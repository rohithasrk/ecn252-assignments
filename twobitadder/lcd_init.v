==> flow/design.v <==
`timescale 1ns / 1ps
module lcd_init(
    input clk,
	 output reg [11:8] SF_D,
	 output reg LCD_E,
	 output reg LCD_RS,
	 output reg LCD_RW
);
reg [3:0] init_stage_counter;
reg [19:0] init_counter;
parameter cinit = 750000;
parameter cp = 12;
parameter c4p1ms = 205000;
parameter c100us = 5000;
parameter c40us = 2000;
initial
begin
	init_counter = 0;
	init_stage_counter = 0;
	SF_D = 0;
	LCD_E = 0;
	LCD_RS = 0;
	LCD_RW = 0;
end
always @(posedge clk)
begin
	if(init_stage_counter==0 && init_counter>=cinit)
		begin
			init_stage_counter = 1;
			init_counter = 0;
			SF_D = 4'h3;
			LCD_E = 1;
		end
	if(init_stage_counter==1 && init_counter>=cp)
		begin
			init_stage_counter = 2;
			init_counter = 0;
			SF_D = 4'h0;
			LCD_E = 0;
		end
	if(init_stage_counter==2 && init_counter>=c4p1ms)
		begin
			init_stage_counter = 3;
			init_counter = 0;
			SF_D = 4'h3;
			LCD_E = 1;
		end
	if(init_stage_counter==3 && init_counter>=cp)
		begin
			init_stage_counter = 4;
			init_counter = 0;
			SF_D = 4'h0;
			LCD_E = 0;
		end
	if(init_stage_counter==4 && init_counter>=c100us)
		begin
			init_stage_counter = 5;
			init_counter = 0;
			SF_D = 4'h3;
			LCD_E = 1;
		end
	if(init_stage_counter==5 && init_counter>=cp)
		begin
			init_stage_counter = 6;
			init_counter = 0;
			SF_D = 4'h0;
			LCD_E = 0;
		end
	if(init_stage_counter==6 && init_counter>=c40us)
		begin
			init_stage_counter = 7;
			init_counter = 0;
			LCD_E = 1;
			SF_D = 4'h3;
		end
	if(init_stage_counter==7 && init_counter>=cp)
		begin
			init_stage_counter = 8;
			init_counter = 0;
			SF_D = 4'h0;
			LCD_E = 0;
		end
	if(init_stage_counter==8 && init_counter>=c40us)
		begin
			init_stage_counter = 9;
			init_counter = 0;
		end
	if(init_stage_counter==9)
		begin
			if(init_counter==1)
				begin
					LCD_E = 0;
					SF_D = 4'b0010;
				end
			if(init_counter==3)
				begin
					LCD_E = 1;
				end
			if(init_counter==15)
				begin
					LCD_E = 0;
					SF_D = 4'b1000;
				end
			if(init_counter==65)
				begin
					LCD_E = 1;
				end
			if(init_counter==2065)
				begin
					init_counter = 0;
					init_stage_counter = 10;
				end
		end
	if(init_stage_counter==10)
		begin
			if(init_counter==1)
				begin
					LCD_E = 0;
					SF_D = 4'b0000;
				end
			if(init_counter==3)
				begin
					LCD_E = 1;
				end
			if(init_counter==15)
				begin
					LCD_E = 0;
					SF_D = 4'hC;
				end
			if(init_counter==65)
				begin
					LCD_E = 1;
				end
			if(init_counter==2065)
				begin
					init_counter = 0;
					init_stage_counter = 11;
				end
		end
	if(init_stage_counter==11)
		begin
			if(init_counter==1)
				begin
					LCD_E = 0;
					SF_D = 4'b0000;
				end
			if(init_counter==3)
				begin
					LCD_E = 1;
				end
			if(init_counter==15)
				begin
					LCD_E = 0;
					SF_D = 4'hC;
				end
			if(init_counter==65)
				begin
					LCD_E = 1;
				end
			if(init_counter==2065)
				begin
					init_counter = 0;
					init_stage_counter = 12;
				end
		end
	if(init_stage_counter==12)
		begin
			if(init_counter==1)
				begin
					LCD_E = 0;
					SF_D = 4'b0000;
				end
			if(init_counter==3)
				begin
					LCD_E = 1;
				end
			if(init_counter==15)
				begin
					LCD_E = 0;
					SF_D = 4'b0001;
				end
			if(init_counter==65)
				begin
					LCD_E = 1;
				end
			if(init_counter==101)
				begin
					LCD_E = 0;
				end
			if(init_counter>=100000)
				begin
					init_counter = 0;
					init_stage_counter = 13;
					DONE = 1;
				end
		end
	if(init_stage_counter!=13)
		begin
			init_counter = init_counter + 1;
		end
end
endmodule
* Step by step through the tools: lcd_init
Tool output for the design above, in the order of the flow. Lines are those of the file above, counted from 1. Operators: Yosys type, input widths -> output width; for muxes data width and select width s. Not given: -
Design: design top lcd_init, clock input clk, library sky130hd, library corner tt_025C_1v80

* Elaborated design
Source: Yosys, flattened and elaborated, memories not mapped. Widths are those after wreduce; folded enables and synchronous resets count as part of the registers. Registers that Yosys merges into a memory's read port (data or address) are not register bits. Print and check cells do not count. Equal cells are merged and count once.
Storage and ports: register bits 29, input port bits 1, output and inout bits 7, word-level cells 142
Operators by class: $add $sub $neg 1, magnitude comparators 10, equality and inequality tests 33, multiplexer cells 84, reduce/logical cells 10
Operators with widths (number):
- $mux 20 | 18
- $mux 4 | 37
- $eq 20x7->1 const B | 5
- $eq 20x1->1 const B | 4
- $eq 20x2->1 const B | 4
- $ge 20x4->1 const B | 4
- $eq 20x4->1 const B | 4
- $eq 20x12->1 const B | 3
- $ge 20x11->1 const B | 2
- $mux 1 | 29
- $add 20x1->20 const B | 1
- $ge 20x13->1 const B | 1
- $ge 20x17->1 const B | 1
- $ge 20x18->1 const B | 1
- $ge 20x20->1 const B | 1
- $eq 4x4->1 const B | 5
- $eq 4x3->1 const B | 4
- $logic_and 1x1->1 | 9
- $eq 4x2->1 const B | 2
- $eq 4x1->1 const B | 1
- $ne 4x4->1 const B | 1
- $logic_not 4->1 | 1

* Logic depth
Depth = most cells in a row (Yosys ltp): at word level without a register or memory, in the mapped netlist without a sequential cell, where the memories' decode and read muxes count.
Depth: word-level depth 49, ABC_AREA 1, gate-level depth with buffers 62

* After synthesis
The flow's flattened synthesis, as Yosys stat reports it; memories are mapped. The netlist is that of the ABC_AREA named above (0 if unset); the other value can give another one.
Cells by type (number):
- sky130_fd_sc_hd__nand2_1 | 156
- sky130_fd_sc_hd__dfxtp_1 | 29
- sky130_fd_sc_hd__nor2_1 | 115
- sky130_fd_sc_hd__inv_1 | 94
- sky130_fd_sc_hd__nand3_1 | 47
- sky130_fd_sc_hd__nand4_1 | 22
- sky130_fd_sc_hd__nand2_2 | 19
- sky130_fd_sc_hd__nor2_2 | 17
- sky130_fd_sc_hd__a21oi_1 | 18
- sky130_fd_sc_hd__nand2_4 | 7
- sky130_fd_sc_hd__o21ai_0 | 15
- sky130_fd_sc_hd__o21ai_1 | 14
- sky130_fd_sc_hd__xor2_1 | 8
- sky130_fd_sc_hd__nor4_1 | 11
- sky130_fd_sc_hd__buf_6 | 6
- sky130_fd_sc_hd__nand3_2 | 6
- sky130_fd_sc_hd__nor3_1 | 12
- sky130_fd_sc_hd__inv_2 | 12
Not listed: further types 31, cells in them 57.
Mapped netlist: standard cells after synthesis 665, mapped area 3747.3 µm², sequential area 580.6 µm², flip-flop cells 29, buffers 11

* Path before layout
Path of least setup slack by OpenSTA after synthesis, without wires, with an ideal clock, recovery checks aside; 20% of the period is set as input and as output delay. Where synthesis merged equal registers, the netlist keeps one of their names.
Timing path after synthesis: path kind register -> register, start point register init_counter[14], end point register init_counter[18], clock period 7.25 ns, arrival 5.593 ns, required time 7.138 ns, slack 1.545 ns, path delay 5.705 ns, stages on the path 61, path buffers 4, synthesis period reached 5.705 ns
"path delay" = arrival - input delay + setup time. "stages on the path" counts driving pins, that of a launching flip-flop among them; a cell with two outputs on the path counts twice. "synthesis period reached" = period - worst setup slack (recovery checks aside). The figure is calculated, with input and output delays left at 20% of the set period. Between the ends stands the longest chain of elaborated cells between them, by number of cells; it is not shown to be the way that was timed. Of several equally long chains one is given. A line is the first line of the expression or statement that the cell stems from. Yosys adds cells for indexed reads and writes and turns some case tables into memories. A register here has more assigning lines than the two given.
On the way, after synthesis: cells stage by stage sky130_fd_sc_hd__dfxtp_1 > sky130_fd_sc_hd__inv_2 > sky130_fd_sc_hd__nor2_1 > sky130_fd_sc_hd__nand2_1 > sky130_fd_sc_hd__nor2_1 > sky130_fd_sc_hd__nand2_1 > sky130_fd_sc_hd__nand2_1 > sky130_fd_sc_hd__nand2_1 > sky130_fd_sc_hd__buf_6 > sky130_fd_sc_hd__inv_2 > sky130_fd_sc_hd__buf_4 > sky130_fd_sc_hd__nor2_1 > sky130_fd_sc_hd__nor2_1 > sky130_fd_sc_hd__nand2_1 > sky130_fd_sc_hd__nand2_2 > sky130_fd_sc_hd__nand2_4 > sky130_fd_sc_hd__nor2_8 > sky130_fd_sc_hd__o21ai_2 > [25 not listed] > sky130_fd_sc_hd__nand2_1 > sky130_fd_sc_hd__nand2_1 > sky130_fd_sc_hd__nand2_2 > sky130_fd_sc_hd__nand2_2 > sky130_fd_sc_hd__nor2_4 > sky130_fd_sc_hd__nand2_4 > sky130_fd_sc_hd__inv_2 > sky130_fd_sc_hd__nor2_1 > sky130_fd_sc_hd__ha_1 > sky130_fd_sc_hd__inv_1 > sky130_fd_sc_hd__nor2_1 > sky130_fd_sc_hd__nand3_1 > sky130_fd_sc_hd__nor2_2 > sky130_fd_sc_hd__nand4_2 > sky130_fd_sc_hd__clkinv_1 > sky130_fd_sc_hd__nand2_1 > sky130_fd_sc_hd__nand2_1 > sky130_fd_sc_hd__nand2_1, length of the longest elaborated chain 41
Ends and longest elaborated chain, after synthesis:
- start: declaration | RTL line 10 | reg [19:0] init_counter;
- start: assignment | RTL line 30 | init_counter = 0;
- start: assignment | RTL line 199 | init_counter = init_counter + 1;
- $ge 20x20->1 | RTL line 27 | if(init_stage_counter==0 && init_counter>=cinit)
- $logic_and 1x1->1 | RTL line 27
- $mux 20 | RTL line 27
- $ge 20x4->1 | RTL line 34 | if(init_stage_counter==1 && init_counter>=cp)
- $logic_and 1x1->1 | RTL line 34
- $mux 20 | RTL line 34
- $ge 20x18->1 | RTL line 41 | if(init_stage_counter==2 && init_counter>=c4p1ms)
- [27 not listed]
- $mux 20 | RTL line 160 | if(init_counter==2065)
- $mux 20 | RTL line 140 | if(init_stage_counter==11)
- $ge 20x17->1 | RTL line 190 | if(init_counter>=100000)
- $mux 20 | RTL line 190
- $mux 20 | RTL line 166 | if(init_stage_counter==12)
- $add 20x1->20 | RTL line 199
- $mux 20 | RTL line 197 | if(init_stage_counter!=13)
- end: assignment | RTL line 192 | init_counter = 0;
- end: assignment | RTL line 199
- end: declaration | RTL line 10

* Worst path after layout
From the final timing report of flow run A: the path of least setup slack in the routed layout; clock arrival at registers is part of the times.
Timing path after layout: path kind register -> register, start point register init_counter[14], end point register init_counter[8], clock period 7.11 ns, arrival 6.66 ns, required time 7.26 ns, slack 0.60 ns, stages on the path 59, path buffers 4
Between the ends stands the longest chain of elaborated cells between them, by number of cells; it is not shown to be the way that was timed. Of several equally long chains one is given. A register here has more assigning lines than the two given.
On the way, after layout: cells stage by stage sky130_fd_sc_hd__dfxtp_4 > sky130_fd_sc_hd__inv_6 > sky130_fd_sc_hd__nor2_2 > sky130_fd_sc_hd__nand2_1 > sky130_fd_sc_hd__nor2_2 > sky130_fd_sc_hd__nand2_1 > sky130_fd_sc_hd__nand2_2 > sky130_fd_sc_hd__nand2_4 > sky130_fd_sc_hd__buf_6 > sky130_fd_sc_hd__buf_4 > sky130_fd_sc_hd__nand2_1 > sky130_fd_sc_hd__o21bai_1 > sky130_fd_sc_hd__nand2_1 > sky130_fd_sc_hd__nand2_2 > sky130_fd_sc_hd__nand2_2 > sky130_fd_sc_hd__nand2_4 > sky130_fd_sc_hd__o21ai_1 > sky130_fd_sc_hd__nand2_1 > [23 not listed] > sky130_fd_sc_hd__nand2_2 > sky130_fd_sc_hd__inv_1 > sky130_fd_sc_hd__o21bai_4 > sky130_fd_sc_hd__nand2_2 > sky130_fd_sc_hd__nand3_2 > sky130_fd_sc_hd__nand2_2 > sky130_fd_sc_hd__nand2_2 > sky130_fd_sc_hd__nand2_4 > sky130_fd_sc_hd__inv_4 > sky130_fd_sc_hd__nor2_4 > sky130_fd_sc_hd__ha_2 > sky130_fd_sc_hd__inv_2 > sky130_fd_sc_hd__nor2_2 > sky130_fd_sc_hd__nand3_2 > sky130_fd_sc_hd__nor2_4 > sky130_fd_sc_hd__buf_6 > sky130_fd_sc_hd__nand3_4 > sky130_fd_sc_hd__xor2_2, length of the longest elaborated chain 41
Ends and longest elaborated chain, after layout:
- start: declaration | RTL line 10 | reg [19:0] init_counter;
- start: assignment | RTL line 30 | init_counter = 0;
- start: assignment | RTL line 199 | init_counter = init_counter + 1;
- $ge 20x20->1 | RTL line 27 | if(init_stage_counter==0 && init_counter>=cinit)
- $logic_and 1x1->1 | RTL line 27
- $mux 20 | RTL line 27
- $ge 20x4->1 | RTL line 34 | if(init_stage_counter==1 && init_counter>=cp)
- $logic_and 1x1->1 | RTL line 34
- $mux 20 | RTL line 34
- $ge 20x18->1 | RTL line 41 | if(init_stage_counter==2 && init_counter>=c4p1ms)
- [27 not listed]
- $mux 20 | RTL line 160 | if(init_counter==2065)
- $mux 20 | RTL line 140 | if(init_stage_counter==11)
- $ge 20x17->1 | RTL line 190 | if(init_counter>=100000)
- $mux 20 | RTL line 190
- $mux 20 | RTL line 166 | if(init_stage_counter==12)
- $add 20x1->20 | RTL line 199
- $mux 20 | RTL line 197 | if(init_stage_counter!=13)
- end: assignment | RTL line 192 | init_counter = 0;
- end: assignment | RTL line 199
- end: declaration | RTL line 10

Hand-over note for lcd_init

lcd_init through Yosys and OpenROAD on sky130hd: 2 stored runs, unordered, with their settings and measured results. The constraints put input and output delay at 20% of the set period each and load the outputs with 0.01 pF.
"achieved period" means the clock period less the worst setup slack. The figure is calculated, with input and output delays left at 20% of the set period.
"total design power": no workload was simulated; the value follows from the tool's default switching activity.

* Flow run A | settings: period_ns 7.11; CORE_UTILIZATION 38; SETUP_SLACK_MARGIN 0.61; PLACE_DENSITY 0.54; CORE_ASPECT_RATIO 0.59; ABC_AREA 1; GPL_ROUTABILITY_DRIVEN 1; CTS_CLUSTER_DIAMETER 161; MAX_ROUTING_LAYER met5; CAP_MARGIN 20; CORE_MARGIN 2; SLEW_MARGIN 20 | results: lowest setup slack 0.601 ns; total design power 415.8 µW; area of the die 10699.5 µm²; achieved period 6.509 ns; setup TNS 0.000 ns; post-route utilization 56.0%; synthesized cell area 3747.3 µm²
* Flow run B | settings: period_ns 3.88; CORE_UTILIZATION 51; PLACE_DENSITY_LB_ADDON 0.08; CORE_ASPECT_RATIO 0.85; CORE_MARGIN 2; TNS_END_PERCENT 15; CTS_CLUSTER_DIAMETER 325; CAP_MARGIN 20; SLEW_MARGIN 15; MIN_ROUTING_LAYER met2 | unfinished; error GRT-0116 in routing

End of note.
